==> flow/design.v <==
module HK2_1516_2(clk,Tred,Tyellow,Tgreen,R1,Y1,G1,R2,Y2,G2);
    input clk;
    input [7:0]Tred,Tyellow,Tgreen;
    output R1,Y1,G1,R2,Y2,G2;
    reg [7:0] count=0;
    reg R1=0,R2=0,G1=0,G2=0,Y1=0,Y2=0;
    always @(posedge clk) begin
        count<=count+1;
        if ((count>=Tgreen)&&(count<Tred))
            {R1,Y1,G1,R2,Y2,G2}=6'b010100;
        if ((count>=Tred)&&(count<(2*Tred-Tyellow)))
            {R1,Y1,G1,R2,Y2,G2}=6'b100001;
        if ((count>=(2*Tred-Tyellow))&&(count<(2*Tred)))
            {R1,Y1,G1,R2,Y2,G2}=6'b100010;
        if (count>=(2*Tred)) begin
            {R1,Y1,G1,R2,Y2,G2}=6'b001100;
            count<=0;
        end
    end
endmodule
Tool chain data of HK2_1516_2
What the tools print for HK2_1516_2, step after step.
Lines are those of the file above, counted from 1.
Operators carry their Yosys type and port widths (W data, S select, Z words).
A cell with - has no value.
Set-up
  design top: HK2_1516_2
  clock input: clk
  standard-cell library: sky130hd
  library corner: tt_025C_1v80

Word level
Yosys after proc, flatten, opt, wreduce and memory -nomap, before mapping. Memory bits, and registers merged into a memory's read port (data or address), are not among the register bits. Print and check cells are not counted. Equal cells are merged and count once.
Cells by class
  add/subtract/negate cells: 2
  multiply operators: 0
  div/mod/pow operators: 0
  order comparisons: 7
  equal/unequal tests: 0
  shifts and indexed selects: 0
  multiplexer cells: 9
  bitwise logic cells: 0
  reduce/logical cells: 7
Operators by type and width (number)
  $ge A8 B32 Y1: 1
  $lt A8 B32 Y1: 1
  $ge A8 B8 Y1: 2
  $sub A9 B8 Y10: 1
  $ge A8 B9 Y1: 1
  $lt A8 B9 Y1: 1
  $mux W1: 9
  $add A8 B1 Y8 const B: 1
  $lt A8 B8 Y1: 1
  $logic_and A1 B1 Y1: 3
  $reduce_bool A3 Y1: 1
  $reduce_or A3 Y1: 1
  $reduce_bool A2 Y1: 1
  $reduce_or A2 Y1: 1
Bit counts
  register bits after elaboration: 14
  bits in latches: 0
  bits in writable memories: 0
  memory bits (read-only): 0
  clocked read ports x word width: 0
  memory cells: 0
  bits of input ports: 25
  output and inout bits: 6
  word-level cells: 32

Depth
Depth = most cells in a row (Yosys ltp): at word level without a register or memory, in the mapped netlist without a sequential cell, where the memories' decode and read muxes count.
Depth
  depth in word-level cells: 5
  ABC_AREA: 0
  depth in mapped cells: 15
  mapped depth without buffers: 15

After synthesis
Source: synth_stat.txt of the flow (Yosys; design flattened, memories mapped). It holds for the ABC_AREA given above (unset counts as 0); a run with the other value may have another netlist.
The area totals of this step are shown rounded.
Cells by type
  sky130_fd_sc_hd__ha_1: number 39, total area 487.968 µm²
  sky130_fd_sc_hd__dfxtp_1: number 14, total area 280.269 µm²
  sky130_fd_sc_hd__inv_1: number 27, total area 101.347 µm²
  sky130_fd_sc_hd__a21oi_1: number 16, total area 80.077 µm²
  sky130_fd_sc_hd__xor2_1: number 8, total area 70.067 µm²
  sky130_fd_sc_hd__nor2_1: number 15, total area 56.304 µm²
  sky130_fd_sc_hd__nand3_1: number 9, total area 45.043 µm²
  sky130_fd_sc_hd__nand2b_1: number 6, total area 37.536 µm²
  sky130_fd_sc_hd__nand4_1: number 6, total area 37.536 µm²
  sky130_fd_sc_hd__o21ai_0: number 7, total area 35.034 µm²
  sky130_fd_sc_hd__xnor2_1: number 4, total area 35.034 µm²
  sky130_fd_sc_hd__a21o_1: number 4, total area 30.029 µm²
  sky130_fd_sc_hd__o22ai_1: number 4, total area 25.024 µm²
  sky130_fd_sc_hd__fa_1: number 1, total area 20.019 µm²
  sky130_fd_sc_hd__a31oi_1: number 3, total area 18.768 µm²
  sky130_fd_sc_hd__nand2_1: number 5, total area 18.768 µm²
  sky130_fd_sc_hd__a211o_1: number 2, total area 17.517 µm²
  sky130_fd_sc_hd__a31o_1: number 2, total area 17.517 µm²
Other cell types: 20; their cells: 28.
Mapped netlist
  cell count: 200
  chip area (Yosys): 0.00164 mm²
  flip-flop cells: 14
  buffer cells: 1

Timing after synthesis
Path of least setup slack by OpenSTA after synthesis, without wires, with an ideal clock, recovery checks aside; 20% of the period is set as input and as output delay. Where synthesis merged equal registers, the netlist keeps one of their names.
Timing post-synthesis
  kind: input -> register
  start point: input port Tyellow[3]
  end point: register (no name shown)
  period: 3.93 ns
  input delay: 0.786 ns
  setup time: 0.116 ns
  time at the first pin: 0.786 ns
  arrival: 3.331 ns
  data required time: 3.814 ns
  slack: 0.483 ns
  path delay: 2.661 ns
  driving pins on the path: 15
  buffers on the path: 0
  synthesis period reached: 3.447 ns
"path delay" is the arrival time less input delay plus setup time.
"driving pins on the path" counts driving pins, that of a launching flip-flop among them; a cell with two outputs on the path counts twice.
"synthesis period reached" is the clock period less the worst setup slack; recovery checks do not enter. This is arithmetic on one report: input and output delays are still those of the set period (20% each).
The rows between start and end are the longest chain of elaborated cells between them; the timing report does not say that the signal goes this way. Where chains are equally long, one stands for them.
A line is the first line of the expression or statement that the cell stems from. Yosys adds cells for indexed reads and writes and turns some case tables into memories.
Between the ends, post-synthesis
  cells stage by stage: sky130_fd_sc_hd__inv_1 sky130_fd_sc_hd__ha_1 sky130_fd_sc_hd__a21o_1 sky130_fd_sc_hd__a21oi_1 sky130_fd_sc_hd__nand2_1 sky130_fd_sc_hd__a21o_1 sky130_fd_sc_hd__a21oi_1 sky130_fd_sc_hd__xor2_1 sky130_fd_sc_hd__ha_1 sky130_fd_sc_hd__nand4_1 sky130_fd_sc_hd__a31oi_1 sky130_fd_sc_hd__a2111oi_2 sky130_fd_sc_hd__o21a_1 sky130_fd_sc_hd__or3_4 sky130_fd_sc_hd__a31o_1
  cells in the longest elaborated chain: 5
Ends and longest elaborated chain, post-synthesis
  start, declared: line 3  | input [7:0]Tred,Tyellow,Tgreen;
  $sub A9 B8 Y10: line 11  | if ((count>=Tred)&&(count<(2*Tred-Tyellow)))
  $lt A8 B32 Y1: line 11
  $logic_and A1 B1 Y1: line 11
  $mux W1: line 11
  $mux W1: line 13  | if ((count>=(2*Tred-Tyellow))&&(count<(2*Tred)))

Timing after layout
Path of least setup slack in the final report of run A (OpenROAD, finished layout, wires in). Where an end is a register, its clock arrival counts in the times.
Timing after layout
  kind: input -> register
  start point: input port Tyellow[5]
  end point: register (no name shown)
  period: 2.86 ns
  input delay: 0.57 ns
  setup time: 0.10 ns
  time at the first pin: 0.57 ns
  arrival: 3.29 ns
  data required time: 3.03 ns
  slack: -0.26 ns
  driving pins on the path: 13
  buffers on the path: 1
The rows between start and end are the longest chain of elaborated cells between them; the timing report does not say that the signal goes this way. Where chains are equally long, one stands for them.
Between the ends, after layout
  cells stage by stage: sky130_fd_sc_hd__clkdlybuf4s50_1 sky130_fd_sc_hd__inv_1 sky130_fd_sc_hd__ha_4 sky130_fd_sc_hd__a21o_1 sky130_fd_sc_hd__a21oi_2 sky130_fd_sc_hd__xor2_1 sky130_fd_sc_hd__ha_1 sky130_fd_sc_hd__nand4_1 sky130_fd_sc_hd__a31oi_4 sky130_fd_sc_hd__a2111oi_4 sky130_fd_sc_hd__o21a_1 sky130_fd_sc_hd__or3_4 sky130_fd_sc_hd__a31o_1
  cells in the longest elaborated chain: 5
Ends and longest elaborated chain, after layout
  start, declared: line 3  | input [7:0]Tred,Tyellow,Tgreen;
  $sub A9 B8 Y10: line 11  | if ((count>=Tred)&&(count<(2*Tred-Tyellow)))
  $lt A8 B32 Y1: line 11
  $logic_and A1 B1 Y1: line 11
  $mux W1: line 11
  $mux W1: line 13  | if ((count>=(2*Tred-Tyellow))&&(count<(2*Tred)))

Appendix: measured runs

Stored flow runs of HK2_1516_2 (2 of them; Yosys, OpenROAD, sky130hd). They differ in their settings and are not a sequence. Constraints: input delay and output delay 20% of the set period each, output load 0.01 pF.
"overall power" is the tool's figure for a default switching activity; nothing was simulated.
Results are given in rounded form.

==> run A: settings <==
{ "period_ns": 2.86, "CORE_UTILIZATION": 49, "SETUP_SLACK_MARGIN": -0.18, "CORE_MARGIN": 6, "CELL_PAD_IN_SITES_DETAIL_PLACEMENT": 0, "GPL_TIMING_DRIVEN": 0, "GPL_ROUTABILITY_DRIVEN": 0, "CTS_CLUSTER_SIZE": 52, "SLEW_MARGIN": 30, "MAX_ROUTING_LAYER": "met5", "CAP_MARGIN": 20 }
==> run A: results <==
worst setup slack after layout: -0.259 ns
worst-case hold slack: 0.506 ns
mapped cell area after synthesis: 0.00164 mm²
overall power: 1580 µW
utilization after layout: 74.0%
area inside the die boundary: 0.00489 mm²

==> run B: settings <==
{ "period_ns": 3.49, "CORE_UTILIZATION": 56, "SETUP_SLACK_MARGIN": 0.23, "PLACE_DENSITY": 0.66, "CORE_ASPECT_RATIO": 0.88, "CORE_MARGIN": 7, "CELL_PAD_IN_SITES_GLOBAL_PLACEMENT": 0, "TNS_END_PERCENT": 85, "GPL_TIMING_DRIVEN": 0, "CTS_CLUSTER_SIZE": 90, "CTS_CLUSTER_DIAMETER": 335, "CAP_MARGIN": 30, "SLEW_MARGIN": 40, "MIN_ROUTING_LAYER": "met1" }
==> run B: results <==
worst setup slack after layout: 0.117 ns
worst-case hold slack: 0.512 ns
mapped cell area after synthesis: 0.00164 mm²
overall power: 1280 µW
utilization after layout: 80.6%
area inside the die boundary: 0.00465 mm²
